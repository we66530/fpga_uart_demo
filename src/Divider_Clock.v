==> flow/design.v <==
`timescale 1ns / 1ps
module Divider_Clock #(
    parameter Custom_Outputclk_0 = 10'b1,   
    parameter Custom_Outputclk_1 = 10'b1,   
    parameter Custom_Outputclk_2 = 10'b1    
)(
    input clkin,                 
    input rst_n,                 
    output reg clkout_1K = 1,    
    output reg clkout_100 = 1,   
    output reg clkout_10 = 1,    
    output reg clkout_1 = 1,     
    output reg clkout_Custom_0 = 1,   
    output reg clkout_Custom_1 = 1,   
    output reg clkout_Custom_2 = 1    
);
    function integer clogb2(input integer bit_Depth);
        begin
            for(clogb2 = 0; bit_Depth > 0 ; clogb2 = clogb2 + 1)
                bit_Depth = bit_Depth >> 1;
        end
    endfunction
    parameter Orianal_Clock = 100_000_000;
    parameter Divider_Counter_1K = 100_000;     
    parameter Divider_Counter_100 = 1_00_000;   
    parameter Divider_Counter_10 = 10_000_000;  
    parameter Divider_Counter_1 = 100_000_000;  
    localparam integer Divider_Counter_C_0 = Orianal_Clock / Custom_Outputclk_0;
    localparam integer Count_Bits_0 = clogb2(Divider_Counter_C_0 - 1);
    localparam integer Divider_Counter_C_1 = Orianal_Clock / Custom_Outputclk_1;
    localparam integer Count_Bits_1 = clogb2(Divider_Counter_C_1 - 1);
    localparam integer Divider_Counter_C_2 = Orianal_Clock / Custom_Outputclk_2;
    localparam integer Count_Bits_2 = clogb2(Divider_Counter_C_2 - 1);
    reg [15:0] Counter_1k = 0;
    reg [18:0] Counter_100 = 0;
    reg [24:0] Counter_10 = 0;
    reg [26:0] Counter_1 = 0;
    reg [Count_Bits_0 - 1 : 0] Counter_C_0 = 0;    
    reg [Count_Bits_1 - 1 : 0] Counter_C_1 = 0;
    reg [Count_Bits_2 - 1 : 0] Counter_C_2 = 0;
    always @(posedge clkin or negedge rst_n) begin
        if (!rst_n) begin
            Counter_1k <= 0;
            Counter_100 <= 0;
            Counter_10 <= 0;
            Counter_1 <= 0;
        end else begin
            if (Counter_1k == (Divider_Counter_1K - 1))
                Counter_1k <= 0;
            else
                Counter_1k <= Counter_1k + 1;
            if (Counter_100 == (Divider_Counter_100 - 1))
                Counter_100 <= 0;
            else
                Counter_100 <= Counter_100 + 1;
            if (Counter_10 == (Divider_Counter_10 - 1))
                Counter_10 <= 0;
            else
                Counter_10 <= Counter_10 + 1;
            if (Counter_1 == (Divider_Counter_1 - 1))
                Counter_1 <= 0;
            else
                Counter_1 <= Counter_1 + 1;
        end
    end
    always @(posedge clkin or negedge rst_n) begin
        if (!rst_n) begin
            Counter_C_0 <= 0;
            Counter_C_1 <= 0;
            Counter_C_2 <= 0;
        end else begin
            if (Divider_Counter_C_0 != Orianal_Clock) begin
                if (Counter_C_0 == (Divider_Counter_C_0 - 1))
                    Counter_C_0 <= 0;
                else
                    Counter_C_0 <= Counter_C_0 + 1;
            end
            if (Divider_Counter_C_1 != Orianal_Clock) begin
                if (Counter_C_1 == (Divider_Counter_C_1 - 1))
                    Counter_C_1 <= 0;
                else
                    Counter_C_1 <= Counter_C_1 + 1;
            end
            if (Divider_Counter_C_2 != Orianal_Clock) begin
                if (Counter_C_2 == (Divider_Counter_C_2 - 1))
                    Counter_C_2 <= 0;
                else
                    Counter_C_2 <= Counter_C_2 + 1;
            end
        end
    end
    always @(posedge clkin or negedge rst_n) begin
        if (!rst_n) begin
            clkout_1K <= 0;
            clkout_100 <= 0;
            clkout_10 <= 0;
            clkout_1 <= 0;
            clkout_Custom_0 <= 0;
            clkout_Custom_1 <= 0;
            clkout_Custom_2 <= 0;
        end else begin
            if (Counter_1k < Divider_Counter_1K / 2)
                clkout_1K <= 1'b0;
            else
                clkout_1K <= 1'b1;
            if (Counter_100 < Divider_Counter_100 / 2)
                clkout_100 <= 1'b0;
            else
                clkout_100 <= 1'b1;
            if (Counter_10 < Divider_Counter_10 / 2)
                clkout_10 <= 1'b0;
            else
                clkout_10 <= 1'b1;
            if (Counter_1 < Divider_Counter_1 / 2)
                clkout_1 <= 1'b0;
            else
                clkout_1 <= 1'b1;
            if (Counter_C_0 < Divider_Counter_C_0 / 2)
                clkout_Custom_0 <= 1'b0;
            else
                clkout_Custom_0 <= 1'b1;
            if (Counter_C_1 < Divider_Counter_C_1 / 2)
                clkout_Custom_1 <= 1'b0;
            else
                clkout_Custom_1 <= 1'b1;
            if (Counter_C_2 < Divider_Counter_C_2 / 2)
                clkout_Custom_2 <= 1'b0;
            else
                clkout_Custom_2 <= 1'b1;
        end
    end
endmodule
Step by step through the tools: Divider_Clock
The steps from the RTL of Divider_Clock to its reports follow in flow order.
Line numbers count from 1 in the design file above.
Operators: Yosys type, input widths -> output width; for muxes data width and select width s.
Library cell names are shortened.
{ "design": {"design": "Divider_Clock", "clk_port": "clkin", "cell_library": "sky130hd", "lib_corner": "tt_025C_1v80"} }

After elaboration
Yosys after proc, flatten, opt, wreduce and memory -nomap, before mapping. Enables and synchronous resets that opt folds into registers are not counted as muxes. Memory bits, and registers merged into a memory's read port (data or address), are not among the register bits. Print and check cells are not counted. Equal cells are merged and count once.
{ "word_totals": {"ff_bits": 92, "in_bits": 2, "elab_cells": 27, "out_inout_bits": 7} }
{ "classes": {"add_sub_neg": 4, "eq_ne": 3, "n_mux": 7, "compare": 4} }
{ "ops": {"columns": ["op", "n"], "rows": [
  ["$add 27x1->27 const B", 1],
  ["$lt 27x26->1 const B", 1],
  ["$eq 27x27->1 const B", 1],
  ["$mux 27", 1],
  ["$add 25x1->25 const B", 1],
  ["$lt 25x23->1 const B", 1],
  ["$eq 25x24->1 const B", 1],
  ["$mux 25", 1],
  ["$add 19x1->19 const B", 1],
  ["$lt 19x16->1 const B", 1],
  ["$eq 19x17->1 const B", 1],
  ["$mux 19", 1],
  ["$add 16x1->16 const B", 1],
  ["$lt 16x16->1 const B", 1],
  ["$mux 1", 4]
]} }

Longest topological paths
Yosys ltp: most cells in a row. Word level: on the elaborated netlist, between registers, memories and ports. Mapped: between sequential cells and ports; inverters and the memories' decode and read muxes count.
{ "depth": {"depth_word": 2, "ABC_AREA": 1, "ltp_mapped": 9, "depth_no_buf": 9} }

Synthesis result
Yosys stat after the flow's synthesis: flattened, memories mapped to cells. It holds for the ABC_AREA given above (unset counts as 0); a run with the other value may have another netlist.
The area totals of this step are shown rounded.
{ "types": {"columns": ["cell", "n", "type_area_um2"], "rows": [
  ["dfrtp_1", 92, 2.3E+03],
  ["nand2_1", 175, 656.88],
  ["nor2_1", 143, 536.765],
  ["xor2_1", 41, 359.094],
  ["inv_1", 90, 337.824],
  ["nand3_1", 47, 235.226],
  ["nor2_4", 13, 146.39],
  ["nor2_2", 20, 125.12],
  ["nand2_2", 14, 87.584],
  ["a21oi_1", 16, 80.077],
  ["nand4_1", 11, 68.816],
  ["nor2_8", 3, 60.058],
  ["xnor2_1", 6, 52.55],
  ["ha_1", 4, 50.048],
  ["nor3_1", 10, 50.048],
  ["buf_4", 6, 45.043],
  ["o21ai_0", 7, 35.034],
  ["nand2_8", 1, 20.019]
]} }
Other cell types: 11; their cells: 15.
{ "mapped": {"buffers": 7, "flip_flops": 92, "mapped_area_mm2": 0.005351, "seqArea_mm2": 0.002302, "cell_count": 714} }

Path before layout
OpenSTA on the mapped netlist: ideal clock, no wires. The path of least setup slack (recovery checks aside). Input and output delay are each 20% of the period. Register names are those of the netlist, which keeps one name where synthesis merged equal registers.
{ "synth_timing": {"path_type": "reg-to-reg", "startpoint": "register Counter_10[0]", "endpoint": "register Counter_10[24]", "stages": 9, "arrival_time_ns": 1.225, "tclk_ns": 2.01, "slack_ns": 0.672, "t_first_pin_ns": 0.000, "required_ns": 1.897, "path_buffers": 0, "path_delay_ns": 1.338, "setup_ns": 0.113, "synth_period_reached_ns": 1.338} }
"path_delay_ns" = arrival - input delay + setup time.
"stages": output pins that drive a net of the path, with the launching flip-flop's if there is one; two outputs of one cell count as two.
"synth_period_reached_ns" is the clock period less the worst setup slack; recovery checks do not enter. This is arithmetic on one report: input and output delays are still those of the set period (20% each).
Between the ends stands the longest chain of elaborated cells between them, by number of cells; it is not shown to be the way that was timed. Of several equally long chains one is given.
A line is the first line of the expression or statement that the cell stems from. Yosys adds cells for indexed reads and writes and turns some case tables into memories.
At most two assigning lines are given for a register; there are more.
{ "synth_via": {"path_cell_list": "dfrtp_1 > ha_1 > nand2_1 > nor2_4 > nand2_2 > nor2_4 > nand3_1 > nand2_1 > inv_1", "elab_chain_cells": 2, "cells_between": 3, "lines_between": 2, "classes_between": "add/sub (1); eq/ne (1); mux (1)"} }
{ "synth_lines": {"columns": ["element", "line", "text"], "rows": [
  ["from (decl)", 36, "reg [24:0] Counter_10 = 0;"],
  ["from (assign)", 45, "Counter_10 <= 0;"],
  ["from (assign)", 59, "Counter_10 <= Counter_10 + 1;"],
  ["$add 25x1->25", 59, null],
  ["$mux 25", 56, "if (Counter_10 == (Divider_Counter_10 - 1))"],
  ["to (assign)", 57, "Counter_10 <= 0;"],
  ["to (assign)", 59, null],
  ["to (decl)", 36, null]
]} }

Path in the finished layout
From the final timing report of job 1: the path of least setup slack in the routed layout; clock arrival at registers is part of the times.
{ "layout_timing": {"path_type": "reg-to-output", "startpoint": "register (name not given)", "endpoint": "output clkout_Custom_2", "output_delay_ns": 0.49, "arrival_time_ns": 1.26, "required_ns": 1.94, "t_first_pin_ns": 0.35, "tclk_ns": 2.43, "path_buffers": 1, "stages": 2, "slack_ns": 0.69} }
{ "layout_via": {"path_cell_list": "dfrtp_1 > clkdlybuf4s50_1", "elab_chain_cells": 0, "cells_between": 0, "lines_between": 0} }
{ "layout_lines": {"columns": ["element", "line", "text"], "rows": [
  ["to (decl)", 15, "output reg clkout_Custom_2 = 1"]
]} }

Ticket comment

Record of 2 stored runs of the RTL-to-layout flow on Divider_Clock, platform sky130hd. The runs are unordered. Constraints: input delay and output delay 20% of the set period each, output load 0.01 pF.
By "period_less_ws_ns" is meant the clock period of the run minus its worst setup slack. This is arithmetic on one report: input and output delays are still those of the set period (20% each).
"worstPathTime_ns" is the time allowed to the run's worst setup path (the clock period less input and output delay, where it has them) less its slack. Clock arrival times count: a late capture clock shortens it, a late launch clock lengthens it.
"total_power_w": no workload was simulated; the value follows from the tool's default switching activity.
The measured numbers are rounded.

Job 1
==> flow/run.sh <==
#!/bin/bash
# the make line also repeats the synthesis and layout settings of config.mk as NAME=value (left out here)
make -C /OpenROAD-flow-scripts/flow DESIGN_CONFIG=/design/flow/config.mk WORK_HOME=/design/flow/orfs CLKGATE_MAP_FILE= finish
==> flow/config.mk <==
export PLATFORM = sky130hd
export DESIGN_NAME = Divider_Clock
export DESIGN_NICKNAME = Divider_Clock
export VERILOG_FILES = /design/flow/design.v
export SDC_FILE = /design/flow/constraint.sdc
export NUM_CORES = 4
export LEC_CHECK = 0
export ABC_AREA = 1
export CAP_MARGIN = 20
export CELL_PAD_IN_SITES_DETAIL_PLACEMENT = 0
export CORE_MARGIN = 5
export CORE_UTILIZATION = 15
export GPL_ROUTABILITY_DRIVEN = 1
export PLACE_DENSITY_LB_ADDON = 0.12
export SETUP_SLACK_MARGIN = 0.49
export SLEW_MARGIN = 20
==> flow/constraint.sdc <==
create_clock -name core_clock -period 2.43 [get_ports {clkin}]
set_input_delay 0.4860 -clock core_clock [delete_from_list [all_inputs] [get_ports {clkin}]]
set_output_delay 0.4860 -clock core_clock [all_outputs]
set_load 0.01 [all_outputs]

==> results of job 1, as JSON <==
{
  "period_less_ws_ns": 1.744,
  "worstSetupSlack_ns": 0.686,
  "utilization_pct": 17.8,
  "synthesis_area_mm2": 0.005351,
  "cell_area_final_mm2": 0.006284,
  "design.die.area_mm2": 0.03955,
  "fin_tns_ns": 0.000,
  "total_power_w": 0.003043,
  "worstPathTime_ns": 1.26,
  "path_kind": "reg-to-output"
}

Job 2
==> flow/run.sh <==
#!/bin/bash
# the make line also repeats the synthesis and layout settings of config.mk as NAME=value (left out here)
make -C /OpenROAD-flow-scripts/flow DESIGN_CONFIG=/design/flow/config.mk WORK_HOME=/design/flow/orfs CLKGATE_MAP_FILE= finish
==> flow/config.mk <==
export PLATFORM = sky130hd
export DESIGN_NAME = Divider_Clock
export DESIGN_NICKNAME = Divider_Clock
export VERILOG_FILES = /design/flow/design.v
export SDC_FILE = /design/flow/constraint.sdc
export NUM_CORES = 4
export LEC_CHECK = 0
export CAP_MARGIN = 20
export CORE_MARGIN = 2
export CORE_UTILIZATION = 40
export SLEW_MARGIN = 20
==> flow/constraint.sdc <==
create_clock -name core_clock -period 1.13 [get_ports {clkin}]
set_input_delay 0.2260 -clock core_clock [delete_from_list [all_inputs] [get_ports {clkin}]]
set_output_delay 0.2260 -clock core_clock [all_outputs]
set_load 0.01 [all_outputs]

==> results of job 2, as JSON <==
{
  "period_less_ws_ns": 1.782,
  "worstSetupSlack_ns": -0.652,
  "utilization_pct": 69.1,
  "synthesis_area_mm2": 0.004463,
  "cell_area_final_mm2": 0.007491,
  "design.die.area_mm2": 0.01202,
  "fin_tns_ns": -29.13,
  "total_power_w": 0.005856,
  "worstPathTime_ns": 1.78,
  "path_kind": "reg-to-reg"
}
