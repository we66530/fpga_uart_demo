==> flow/design.v <==
`timescale 1ns / 1ps
module H2L_detect(
    input clk,        
    input rst,        
    input pin_in,     
    output sig_H2L    
    );
    reg pin_pre;
    assign sig_H2L = !pin_in & pin_pre;   
    always @( posedge clk or posedge rst )
        if( rst )   
            pin_pre <= 1'b0;
        else         
            pin_pre <= pin_in;
endmodule
`timescale 1ns / 1ps
module rx_band_gen(
    input clk,        
    input rst,        
    input band_sig,   
    output reg clk_bps  
    );
    parameter SYS_RATE = 100000000;     
    parameter BAND_RATE = 9600;         
    parameter CNT_BAND = SYS_RATE / BAND_RATE;   
    parameter HALF_CNT_BAND = CNT_BAND / 2;      
    reg [13:0] cnt_bps;
    always @( posedge clk or posedge rst )
        if( rst )   
            begin
                cnt_bps <= HALF_CNT_BAND;   
                clk_bps <= 1'b0;            
            end
        else if( !band_sig )   
            begin
                cnt_bps <= HALF_CNT_BAND;   
                clk_bps <= 1'b0;            
            end
        else if( cnt_bps == CNT_BAND )   
            begin
                cnt_bps <= 14'd0;          
                clk_bps <= 1'b1;           
            end
        else   
            begin
                cnt_bps <= cnt_bps + 1'b1;   
                clk_bps <= 1'b0;             
            end
endmodule
`timescale 1ns / 1ps
module rx_ctl(
    input clk,                
    input rst,                
    input rx_pin_in,          
    input rx_pin_H2L,         
    output reg rx_band_sig,   
    input rx_clk_bps,         
    output reg[7:0] rx_data,  
    output reg rx_done_sig    
    );
    localparam [3:0] 
        IDLE   = 4'd0,    
        BEGIN  = 4'd1,    
        DATA0  = 4'd2,    
        DATA1  = 4'd3,    
        DATA2  = 4'd4,    
        DATA3  = 4'd5,    
        DATA4  = 4'd6,    
        DATA5  = 4'd7,    
        DATA6  = 4'd8,    
        DATA7  = 4'd9,    
        END    = 4'd10,   
        BFREE  = 4'd11;   
    reg [3:0] pos;   
    always @( posedge clk or posedge rst )
        if (rst)   
            begin
                rx_band_sig <= 1'b0;         
                rx_data <= 8'd0;             
                pos <= IDLE;                 
                rx_done_sig <= 1'b0;         
            end
        else   
            case (pos)
                IDLE:   
                    if (rx_pin_H2L)   
                        begin
                            rx_band_sig <= 1'b1;   
                            pos <= pos + 1'b1;     
                            rx_data <= 8'd0;       
                        end
                BEGIN:   
                    if (rx_clk_bps)   
                        begin
                            if (rx_pin_in == 1'b0)   
                                pos <= pos + 1'b1;   
                            else   
                                begin
                                    rx_band_sig <= 1'b0;   
                                    pos <= IDLE;           
                                end
                        end
                DATA0, DATA1, DATA2, DATA3, DATA4, DATA5, DATA6, DATA7:
                    if (rx_clk_bps)   
                        begin
                            rx_data[pos - DATA0] <= rx_pin_in;   
                            pos <= pos + 1'b1;   
                        end
                END:   
                    if (rx_clk_bps)   
                        begin
                            rx_done_sig <= 1'b1;   
                            pos <= pos + 1'b1;     
                            rx_band_sig <= 1'b0;   
                        end
                BFREE:   
                    begin
                        rx_done_sig <= 1'b0;   
                        pos <= IDLE;           
                    end
            endcase
endmodule
`timescale 1ns / 1ps
module rx_top(
    input clk,                
    input rst,                
    input rx_pin_in,          
    output [7:0] rx_data,     
    output rx_done_sig        
    );
    wire rx_pin_H2L;
    H2L_detect rx_in_detect(
        .clk( clk ),                
        .rst( rst ),                
        .pin_in( rx_pin_in ),       
        .sig_H2L( rx_pin_H2L )      
    );
    wire rx_band_sig;
    wire clk_bps;
    rx_band_gen rx_band_gen(
        .clk( clk ),                
        .rst( rst ),                
        .band_sig( rx_band_sig ),   
        .clk_bps( clk_bps )         
    );
    rx_ctl rx_ctl(
        .clk( clk ),                
        .rst( rst ),                
        .rx_pin_in( rx_pin_in ),    
        .rx_pin_H2L( rx_pin_H2L ),  
        .rx_band_sig( rx_band_sig ),  
        .rx_clk_bps( clk_bps ),     
        .rx_data( rx_data ),        
        .rx_done_sig( rx_done_sig )  
    );
endmodule
== Reports on rx_top ==
The steps from the RTL of rx_top to its reports follow in flow order.
Lines are those of the file above, counted from 1.
Library cell names are shortened.
A cell with n/a has no value.

* Top: rx_top
* Clock: clk
* Library: sky130hd
* Corner: tt_025C_1v80

== Elaborated design ==
Source: Yosys, flattened and elaborated, memories not mapped. Widths are those after wreduce. Registers that Yosys merges into a memory's read port (data or address) are not register bits. Print and check cells do not count. Equal cells are merged and count once.

* Elaborated cells: 66
* Input bits: 3
* Register bits: 30

* Equality and inequality tests: 18
* Reductions and logical operators: 12
* Muxes and demuxes: 19
* Add/subtract/negate cells: 4
* Bitwise logic cells: 4
* Shifts and indexed selects: 2

{| class="wikitable"
|+ Operator list
! kind !! number
|-
| two-way mux 14 bit || 2
|-
| equality test 4 x 3 -> 1 bit with constant B || 4
|-
| equality test 4 bit with constant B || 4
|-
| parallel mux 8 bit (select 2 bit) || 1
|-
| parallel mux 4 bit (select 4 bit) || 1
|-
| two-way mux 8 bit || 2
|-
| two-way mux 4 bit || 4
|-
| adder 14 x 1 -> 14 bit with constant B || 1
|-
| equality test 14 bit with constant B || 1
|-
| != test 2 bit with constant B || 5
|-
| OR reduction 9 bit || 1
|-
| variable shift 1 x 5 -> 8 bit || 1
|-
| variable shift 1 x 5 -> 8 bit with constant A || 1
|-
| equality test 4 x 2 -> 1 bit with constant B || 2
|-
| bitwise AND 8 bit || 1
|-
| bitwise OR 8 bit || 1
|-
| inverter 8 bit || 1
|-
| OR reduction 8 bit || 1
|-
| two-way mux 1 bit || 7
|-
| negation 4 -> 5 bit || 1
|-
| AND reduction 5 bit || 1
|-
| nonzero test 5 bit || 1
|-
| nonzero test 2 bit || 2
|-
| adder 4 x 1 -> 4 bit with constant B || 1
|-
| equality test 4 x 1 -> 1 bit with constant B || 1
|-
| subtractor 4 x 2 -> 4 bit with constant B || 1
|-
| zero test 4 bit || 1
|-
| AND reduction 4 bit || 1
|}

Other operator kinds: 8; their cells: 8.

== Depth ==
Depth = most cells in a row (Yosys ltp): at word level without a register or memory, in the mapped netlist without a sequential cell, where the memories' decode and read muxes count.

* Word-level depth: 8
* ABC_AREA: 0
* Gate-level depth with buffers: 9
* Gate-level depth less buffers: 7

== Mapped cells and area ==
Yosys stat after the flow's synthesis: flattened, memories mapped to cells. It holds for the ABC_AREA given above (unset counts as 0); a run with the other value may have another netlist.

* Synthesis area: 1811.7 sq um
* Cells in the netlist: 191
* Flip-flops: 30
* Buffer cells: 8
* Sequential area: 757.0 sq um

{| class="wikitable"
|+ Cell types
! cell type !! number
|-
| dfrtp_1 || 25
|-
| ha_1 || 12
|-
| dfstp_2 || 5
|-
| nand2_1 || 20
|-
| xnor2_1 || 7
|-
| a32o_1 || 6
|-
| nor2_1 || 15
|-
| nand3_1 || 9
|-
| o21ai_0 || 9
|-
| xor2_1 || 5
|-
| inv_1 || 11
|-
| nor2b_1 || 6
|-
| a31oi_1 || 5
|-
| and4_1 || 3
|-
| buf_2 || 5
|-
| nor3_1 || 5
|-
| nor4_1 || 4
|-
| nor4b_4 || 1
|}

Other cell types: 25; their cells: 38.
The figures by module come from a second, unflattened synthesis with its own total; it is not the netlist above.

* Cells (unflattened synthesis): 200
* Area total of the unflattened synthesis: 1958.1 sq um

Each row is one instance without its submodules.

{| class="wikitable"
|+ Modules
! module !! cells !! instances !! sequential area (sq um) !! area (sq um)
|-
| rx_ctl || 124 || 1 || 350.3 || 1152.4
|-
| rx_band_gen || 73 || 1 || 381.6 || 763.2
|-
| H2L_detect || 3 || 1 || 25.0 || 42.5
|-
| rx_top || 0 || 1 || 0.0 || 0.0
|}

== Timing after synthesis ==
Path of least setup slack by OpenSTA after synthesis, without wires, with an ideal clock, recovery checks aside; 20% of the period is set as input and as output delay. Where synthesis merged equal registers, the netlist keeps one of their names.

* Path kind: register -> register
* From: register rx_ctl.pos[0]
* To: register rx_ctl.rx_data[1]
* Required time: 3.078 ns
* Time at the first pin: 0.000 ns
* Arrival: 2.152 ns
* Driving pins on the path: 9
* Library setup time: 0.122 ns
* Path delay: 2.274 ns
* Clock period: 3.2 ns
* Slack: 0.926 ns
* Synthesis period reached: 2.274 ns

"path delay" is the arrival time less input delay plus setup time.
"driving pins on the path" counts driving pins, that of a launching flip-flop among them; a cell with two outputs on the path counts twice.
"synthesis period reached" = period - worst setup slack (recovery checks aside). The figure is calculated, with input and output delays left at 20% of the set period.
The rows between start and end are the longest chain of elaborated cells between them; the timing report does not say that the signal goes this way. Where chains are equally long, one stands for them.
Each line given opens the expression or statement behind the cell; cells for indexed reads and writes are added by Yosys, which also makes memories of some case tables.
A register here has more assigning lines than the two given.
Lines with a computed index may be missing from the assigning lines.

* Cell sequence: dfrtp_1 -> inv_1 -> ha_1 -> buf_4 -> or3b_1 -> or2_1 -> or3_1 -> buf_2 -> a32o_1
* Length of the longest elaborated chain: 8
* Elaborated cells on any way between the ends: 23
* Classes of those cells: 2 x add/sub; 10 x eq/ne; 2 x shift; 2 x mux; 3 x logic; 4 x reduce/logical

{| class="wikitable"
|+ RTL lines, path after synthesis
! item !! RTL line !! source
|-
| from (decl) || 74 || <nowiki>reg [3:0] pos;</nowiki>
|-
| from (assign) || 89 || <nowiki>pos <= pos + 1'b1;</nowiki>
|-
| from (assign) || 96 || <nowiki>pos <= pos + 1'b1;</nowiki>
|-
| subtractor 4 x 2 -> 4 bit || 106 || <nowiki>rx_data[pos - DATA0] <= rx_pin_in;</nowiki>
|-
| negation 4 -> 5 bit || 106 ||
|-
| variable shift 1 x 5 -> 8 bit || 106 ||
|-
| inverter 8 bit || 106 ||
|-
| bitwise AND 8 bit || 106 ||
|-
| bitwise OR 8 bit || 106 ||
|-
| two-way mux 8 bit || 104 || <nowiki>if (rx_clk_bps)</nowiki>
|-
| parallel mux 8 bit (select 2 bit) || 84 || <nowiki>case (pos)</nowiki>
|-
| to (assign) || 79 || <nowiki>rx_data <= 8'd0;</nowiki>
|-
| to (assign) || 90 || <nowiki>rx_data <= 8'd0;</nowiki>
|-
| to (decl) || 58 || <nowiki>output reg[7:0] rx_data,</nowiki>
|}

== Worst path after layout ==
Path of least setup slack in the final report of flow run 1 (OpenROAD, finished layout, wires in). Where an end is a register, its clock arrival counts in the times.

* Path kind: register -> register
* From: register rx_ctl.pos[0]
* To: register rx_ctl.rx_data[7]
* Slack: 0.93 ns
* Required time: 3.68 ns
* Clock period: 3.51 ns
* Driving pins on the path: 7
* Library setup time: 0.11 ns
* Time at the first pin: 0.28 ns
* Arrival: 2.75 ns

The rows between start and end are the longest chain of elaborated cells between them; the timing report does not say that the signal goes this way. Where chains are equally long, one stands for them.
A register here has more assigning lines than the two given.
Lines with a computed index may be missing from the assigning lines.

* Cell sequence: dfrtp_1 -> inv_1 -> ha_1 -> or3b_1 -> or2_1 -> or3_1 -> a32o_1
* Length of the longest elaborated chain: 8
* Elaborated cells on any way between the ends: 23
* Classes of those cells: 2 x add/sub; 10 x eq/ne; 2 x shift; 2 x mux; 3 x logic; 4 x reduce/logical

{| class="wikitable"
|+ RTL lines, path post-layout
! item !! RTL line !! source
|-
| from (decl) || 74 || <nowiki>reg [3:0] pos;</nowiki>
|-
| from (assign) || 89 || <nowiki>pos <= pos + 1'b1;</nowiki>
|-
| from (assign) || 96 || <nowiki>pos <= pos + 1'b1;</nowiki>
|-
| subtractor 4 x 2 -> 4 bit || 106 || <nowiki>rx_data[pos - DATA0] <= rx_pin_in;</nowiki>
|-
| negation 4 -> 5 bit || 106 ||
|-
| variable shift 1 x 5 -> 8 bit || 106 ||
|-
| inverter 8 bit || 106 ||
|-
| bitwise AND 8 bit || 106 ||
|-
| bitwise OR 8 bit || 106 ||
|-
| two-way mux 8 bit || 104 || <nowiki>if (rx_clk_bps)</nowiki>
|-
| parallel mux 8 bit (select 2 bit) || 84 || <nowiki>case (pos)</nowiki>
|-
| to (assign) || 79 || <nowiki>rx_data <= 8'd0;</nowiki>
|-
| to (assign) || 90 || <nowiki>rx_data <= 8'd0;</nowiki>
|-
| to (decl) || 58 || <nowiki>output reg[7:0] rx_data,</nowiki>
|}

Measured data: module rx_top, platform sky130hd, 2 stored runs of the flow under differing settings, order arbitrary. Input and output delays are each 20% of the period that was set; the output load is 0.01 pF.
"clock period reached" is the run's clock period less its worst setup slack. It is reckoned from that one timing run; input and output delays stay at 20% of the period that was set.
"worst path time": the worst setup path's part of the clock period (all of it between registers, 20% less for each end at a port) less its slack. A launch clock that arrives late makes it longer, a capture clock that arrives late makes it shorter.
"total design power" is the tool's figure for a default switching activity; nothing was simulated.

=== Flow run 1 ===
{| class="wikitable"
! Setting !! Value
|-
| period_ns || 3.51
|-
| CORE_UTILIZATION || 35
|-
| SETUP_SLACK_MARGIN || -0.06
|-
| PLACE_DENSITY_LB_ADDON || 0.25
|-
| CELL_PAD_IN_SITES_GLOBAL_PLACEMENT || 3
|-
| SLEW_MARGIN || 0
|-
| CAP_MARGIN || 20
|-
| CORE_MARGIN || 2
|-
! Result !! Value
|-
| Chip area in the Yosys report || 1811.7 sq um
|-
| Utilization after routing || 0.417
|-
| Worst path time || 2.58 ns
|-
| Critical path type || register -> register
|-
| Clock period reached || 2.584 ns
|-
| Full die area || 5767.6 sq um
|-
| Standard-cell area after layout || 2103.3 sq um
|-
| Total design power || 0.6541 mW
|-
| Lowest setup slack || 0.926 ns
|-
| Worst hold slack in the final report || 0.507 ns
|-
| Setup TNS || 0.000 ns
|}

=== Flow run 2 ===
{| class="wikitable"
! Setting !! Value
|-
| period_ns || 2.42
|-
| CORE_UTILIZATION || 35
|-
| CORE_ASPECT_RATIO || 0.69
|-
| CORE_MARGIN || 2
|-
| CELL_PAD_IN_SITES_DETAIL_PLACEMENT || 0
|-
| TNS_END_PERCENT || 70
|-
| ABC_AREA || 1
|-
| GPL_TIMING_DRIVEN || 0
|-
| CTS_CLUSTER_DIAMETER || 225
|-
| CAP_MARGIN || 0
|-
| SLEW_MARGIN || 20
|-
! Result !! Value
|-
| Chip area in the Yosys report || 2152.1 sq um
|-
| Utilization after routing || 0.42
|-
| Worst path time || 2.14 ns
|-
| Critical path type || register -> register
|-
| Clock period reached || 2.139 ns
|-
| Full die area || 6802.9 sq um
|-
| Standard-cell area after layout || 2467.4 sq um
|-
| Total design power || 2.569 mW
|-
| Lowest setup slack || 0.281 ns
|-
| Worst hold slack in the final report || 0.522 ns
|-
| Setup TNS || 0.000 ns
|}
