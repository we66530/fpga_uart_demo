==> flow/design.v <==
module Seg_Display(
		input Scan_clk,
		input clk,
		input rtsn,
		input [15:0] Data,
		output reg [7:0] Seg7_show,
		output  [7:0] seg_data_0,
		output  [7:0] seg_data_1
	);
	reg [2:0] state ;
	reg [4:0] number;
	parameter Symbol = 5'b1_0000 ;
	reg [3:0] Number3 ;
	reg [3:0] Number2 ;
	reg [3:0] Number1 ;
	reg [3:0] Number0 ;
	always@(posedge Scan_clk or negedge rtsn)begin
		if(!rtsn) begin
			Seg7_show <= 8'b11111111;
			state <= 0;
		end else begin
			if(state < 8)
				state <= state + 1;
			else 
				state = 0;	
			case(state)
				4'd0:
					begin
						Seg7_show <= 8'b1000_0000;
						number <= {0,Number0};
					end
				4'd1:
					begin
						Seg7_show <= 8'b0100_0000;
						number <= {0,Number1};
					end	
				4'd2:	
					begin
						Seg7_show <= 8'b0010_0000;
						number <= Symbol;
					end	
				4'd3:	
					begin
						Seg7_show <= 8'b0001_0000;
						number <= Symbol;
					end	
				4'd4:
					begin
						Seg7_show <= 8'b0000_1000;
						number <= {0,Number2};
					end
				4'd5:
					begin
						Seg7_show <= 8'b0000_0100;
						number <= {0,Number3};
					end	
				4'd6:	
					begin
						Seg7_show <= 8'b000_0010;
						number <= Symbol;
					end	
				4'd7:	
					begin
						Seg7_show <= 8'b000_0001;
						number <= Symbol;
					end		
				default:
					begin
						Seg7_show <= 8'b11111111;
						number <= 0;
					end	
			endcase		
		end
	end
	always@(Data)begin
			Number3 = 4'b0000;
			Number2 = Data[11:8];
			Number1 = 4'b0000;
			Number0 = Data[3:0];
	end	
	hex_seg7 u2(
		.hex(number),
		.seg_data(seg_data_0)
	);
	hex_seg7 u3(
		.hex(number),
		.seg_data(seg_data_1)
	);
endmodule	
module hex_seg7 (hex, seg_data);
    input [4:0] hex;          
    output reg [7:0] seg_data;  
    always @ (hex) begin
        case (hex)
            5'b0_0000 : seg_data = ~(8'b1100_0000);  
            5'b0_0001 : seg_data = ~(8'b1111_1001);  
            5'b0_0010 : seg_data = ~(8'b1010_0100);  
            5'b0_0011 : seg_data = ~(8'b1011_0000);  
            5'b0_0100 : seg_data = ~(8'b1001_1001);  
            5'b0_0101 : seg_data = ~(8'b1001_0010);  
            5'b0_0110 : seg_data = ~(8'b1000_0010);  
            5'b0_0111 : seg_data = ~(8'b1111_1000);  
            5'b0_1000 : seg_data = ~(8'b1000_0000);  
            5'b0_1001 : seg_data = ~(8'b1001_0000);  
            5'b0_1010 : seg_data = ~(8'b1000_1000);  
            5'b0_1011 : seg_data = ~(8'b1000_0011);  
            5'b0_1100 : seg_data = ~(8'b1100_0110);  
            5'b0_1101 : seg_data = ~(8'b1010_0001);  
            5'b0_1110 : seg_data = ~(8'b1000_0110);  
            5'b0_1111 : seg_data = ~(8'b1000_1110);  
            default : seg_data = ~(8'b1011_1111);  
        endcase
    end
endmodule
======== Step by step through the tools: Seg_Display ========
The steps from the RTL of Seg_Display to its reports follow in flow order.
Line numbers count from 1 in the design file above.
Operators carry their Yosys type and port widths (W data, S select, Z words).
Library cell names are shortened.
A cell with - has no value.
inputs
  top module .............................. Seg_Display
  clock input ............................. Scan_clk
  cell library ............................ sky130hd
  timing corner ........................... tt_025C_1v80

======== Word level ========
Counts by Yosys on the flattened word-level netlist (proc, flatten, opt, wreduce; memories kept). Print and check cells are left out.
Yosys's memory passes give these memory sizes; they may raise the number of words (mostly to a power of two), join words into wider ones and drop unused or constant bits.
bit counts
  bits in registers ....................... 16
  ROM bits ................................ 224
  word width x clocked read ports ......... 14
  memories ................................ 2
  input port bits ......................... 19
  elaborated cells ........................ 24
memory list
  memory           depth  width  read ports  wr ports  RTL line  text
  (no name shown)  16     7      1           0         94        case (hex)
  (no name shown)  16     7      1           0         94
cells by class
  add/sub/neg operators ................... 1
  $lt $le $gt $ge ......................... 1
  eq/ne operators ......................... 7
  multiplexer cells ....................... 7
  reductions and logical operators ........ 3
operators by type and width
  operator               number
  $pmux W8 S8            1
  $pmux W5 S4            1
  $mux W8                2
  $eq A3 B3 Y1 const B   4
  $mux W4                2
  $eq A3 B2 Y1 const B   2
  $lt A3 B4 Y1 const B   1
  $reduce_or A4 Y1       1
  $add A3 B1 Y3 const B  1
  $eq A3 B1 Y1 const B   1
  $logic_not A3 Y1       1
  $mux W3                1
  $reduce_or A2 Y1       1

======== Logic depth ========
Depth = most cells in a row (Yosys ltp): at word level without a register or memory, in the mapped netlist without a sequential cell, where the memories' decode and read muxes count.
depth
  depth after elaboration ................. 6
  ABC_AREA ................................ 0
  depth in mapped cells ................... 10
  mapped depth without buffers ............ 9

======== Netlist ========
Source: synth_stat.txt of the flow (Yosys; design flattened, memories mapped). It holds for the ABC_AREA given above (unset counts as 0); a run with the other value may have another netlist.
Totals and module areas in this step are rounded.
mapped netlist
  cells in the netlist .................... 114
  mapped area ............................. 1290 um2
  sequential area ......................... 576 um2
  mapped flip-flops ....................... 23
cells by type
  cell type  number
  dfstp_2    8
  ha_1       13
  edfxtp_1   5
  dfxtp_1    7
  dfrtp_1    3
  buf_4      9
  nor2b_1    9
  mux2i_1    5
  nand3b_4   2
  mux2_2     3
  inv_1      8
  nand2_1    8
  buf_6      2
  a31oi_4    1
  and2_1     3
  nor2_1     5
  o22a_1     2
  a221oi_2   1
Other cell types: 17; their cells: 20.
The figures by module come from a second, unflattened synthesis with its own total; it is not the netlist above.
second synthesis, totals
  cell total of the unflattened synthesis .. 133
  area total of the unflattened synthesis .. 1350 um2
Each row is one instance without its submodules.
by module
  module       times used  cells  area (um2)  seq. area (um2)
  Seg_Display  1           57     713         435
  hex_seg7     2           38     318         0.0

======== Timing after synthesis ========
OpenSTA on the mapped netlist: ideal clock, no wires. The path of least setup slack (recovery checks aside). Input and output delay are each 20% of the period. Register names are those of the netlist, which keeps one name where synthesis merged equal registers.
path post-synthesis
  kind .................................... reg2reg
  start point ............................. register state[0]
  end point ............................... register (name not given)
  period .................................. 3050 ps
  library setup time ...................... 72 ps
  arrival ................................. 2008 ps
  required time ........................... 2978 ps
  slack ................................... 970 ps
  delay of the path ....................... 2080 ps
  stages on the path ...................... 10
  path buffers ............................ 1
  period reached after synthesis .......... 2080 ps
"delay of the path" = arrival - input delay + setup time.
"stages on the path": output pins that drive a net of the path, with the launching flip-flop's if there is one; two outputs of one cell count as two.
"period reached after synthesis" is the clock period less the worst setup slack; recovery checks do not enter. This is arithmetic on one report: input and output delays are still those of the set period (20% each).
At most two assigning lines are given for a register; there are more.
between the ends, post-synthesis
  cells stage by stage .................... dfrtp_1 > ha_1 > ha_1 > buf_6 > nand3b_1 > a31oi_2 > inv_1 > ha_1 > mux2_2 > mux2i_1
ends and longest elaborated chain, post-synthesis
  element          RTL line  text
  start, declared  10        reg [2:0] state ;
  start, assigned  20        state <= 0;
  start, assigned  23        state <= state + 1;
No chain of elaborated cells between the ends is given.

======== Worst path after layout ========
From the final timing report of flow run 1: the path of least setup slack in the routed layout; clock arrival at registers is part of the times.
The path's times are printed in steps of 10 ps; the period is the one set.
path after layout
  kind .................................... reg2reg
  start point ............................. register state[0]
  end point ............................... register (name not given)
  period .................................. 3070 ps
  library setup time ...................... 60 ps
  arrival ................................. 2590 ps
  required time ........................... 3320 ps
  slack ................................... 730 ps
  stages on the path ...................... 9
  path buffers ............................ 0
At most two assigning lines are given for a register; there are more.
between the ends, after layout
  cells stage by stage .................... dfrtp_1 > ha_1 > ha_1 > nand3b_1 > a31oi_2 > inv_1 > ha_1 > mux2_2 > mux2i_1
ends and longest elaborated chain, after layout
  element          RTL line  text
  start, declared  10        reg [2:0] state ;
  start, assigned  20        state <= 0;
  start, assigned  23        state <= state + 1;
No chain of elaborated cells between the ends is given.

Design Seg_Display on sky130hd. What follows are 2 stored runs of the flow, each under its own settings; their order means nothing. The constraints put input and output delay at 20% of the set period each and load the outputs with 0.01 pF.
"achieved clock period" = clock period - worst setup slack. The figure is calculated, with input and output delays left at 20% of the set period.
"worst setup path time" is the time allowed to the run's worst setup path (the clock period less input and output delay, where it has them) less its slack. Clock arrival times count: a late capture clock shortens it, a late launch clock lengthens it.
"power consumption" is the tool's figure for a default switching activity; nothing was simulated.
"worst setup path time" is known to 10 ps.
Measured values are rounded.

---- flow run 1 ----
settings
  period_ns = 3.07
  CAP_MARGIN = 20
  CORE_MARGIN = 2
  CORE_UTILIZATION = 40
  SLEW_MARGIN = 20
results
  area of the synthesized netlist ......... 1290 um2
  summed negative setup slack ............. 0 ps
  achieved clock period ................... 2343 ps
  worst setup path time ................... 2340 ps
  class of the worst setup path ........... reg2reg
  overall die area ........................ 3690 um2
  worst hold slack in the final report .... 561 ps
  utilization after layout ................ 0.52
  power consumption ....................... 578 uW
  std-cell area (final layout) ............ 1590 um2
  worst setup slack after layout .......... 727 ps

---- flow run 2 ----
settings
  period_ns = 3.06
  CORE_UTILIZATION = 63
  PLACE_DENSITY_LB_ADDON = 0.06
  CELL_PAD_IN_SITES_GLOBAL_PLACEMENT = 1
  CELL_PAD_IN_SITES_DETAIL_PLACEMENT = 1
  GPL_TIMING_DRIVEN = 0
  GPL_ROUTABILITY_DRIVEN = 1
  CTS_CLUSTER_SIZE = 17
  CAP_MARGIN = 20
  CORE_MARGIN = 2
  SLEW_MARGIN = 20
results
  not finished: placement ended with error FLW-0024
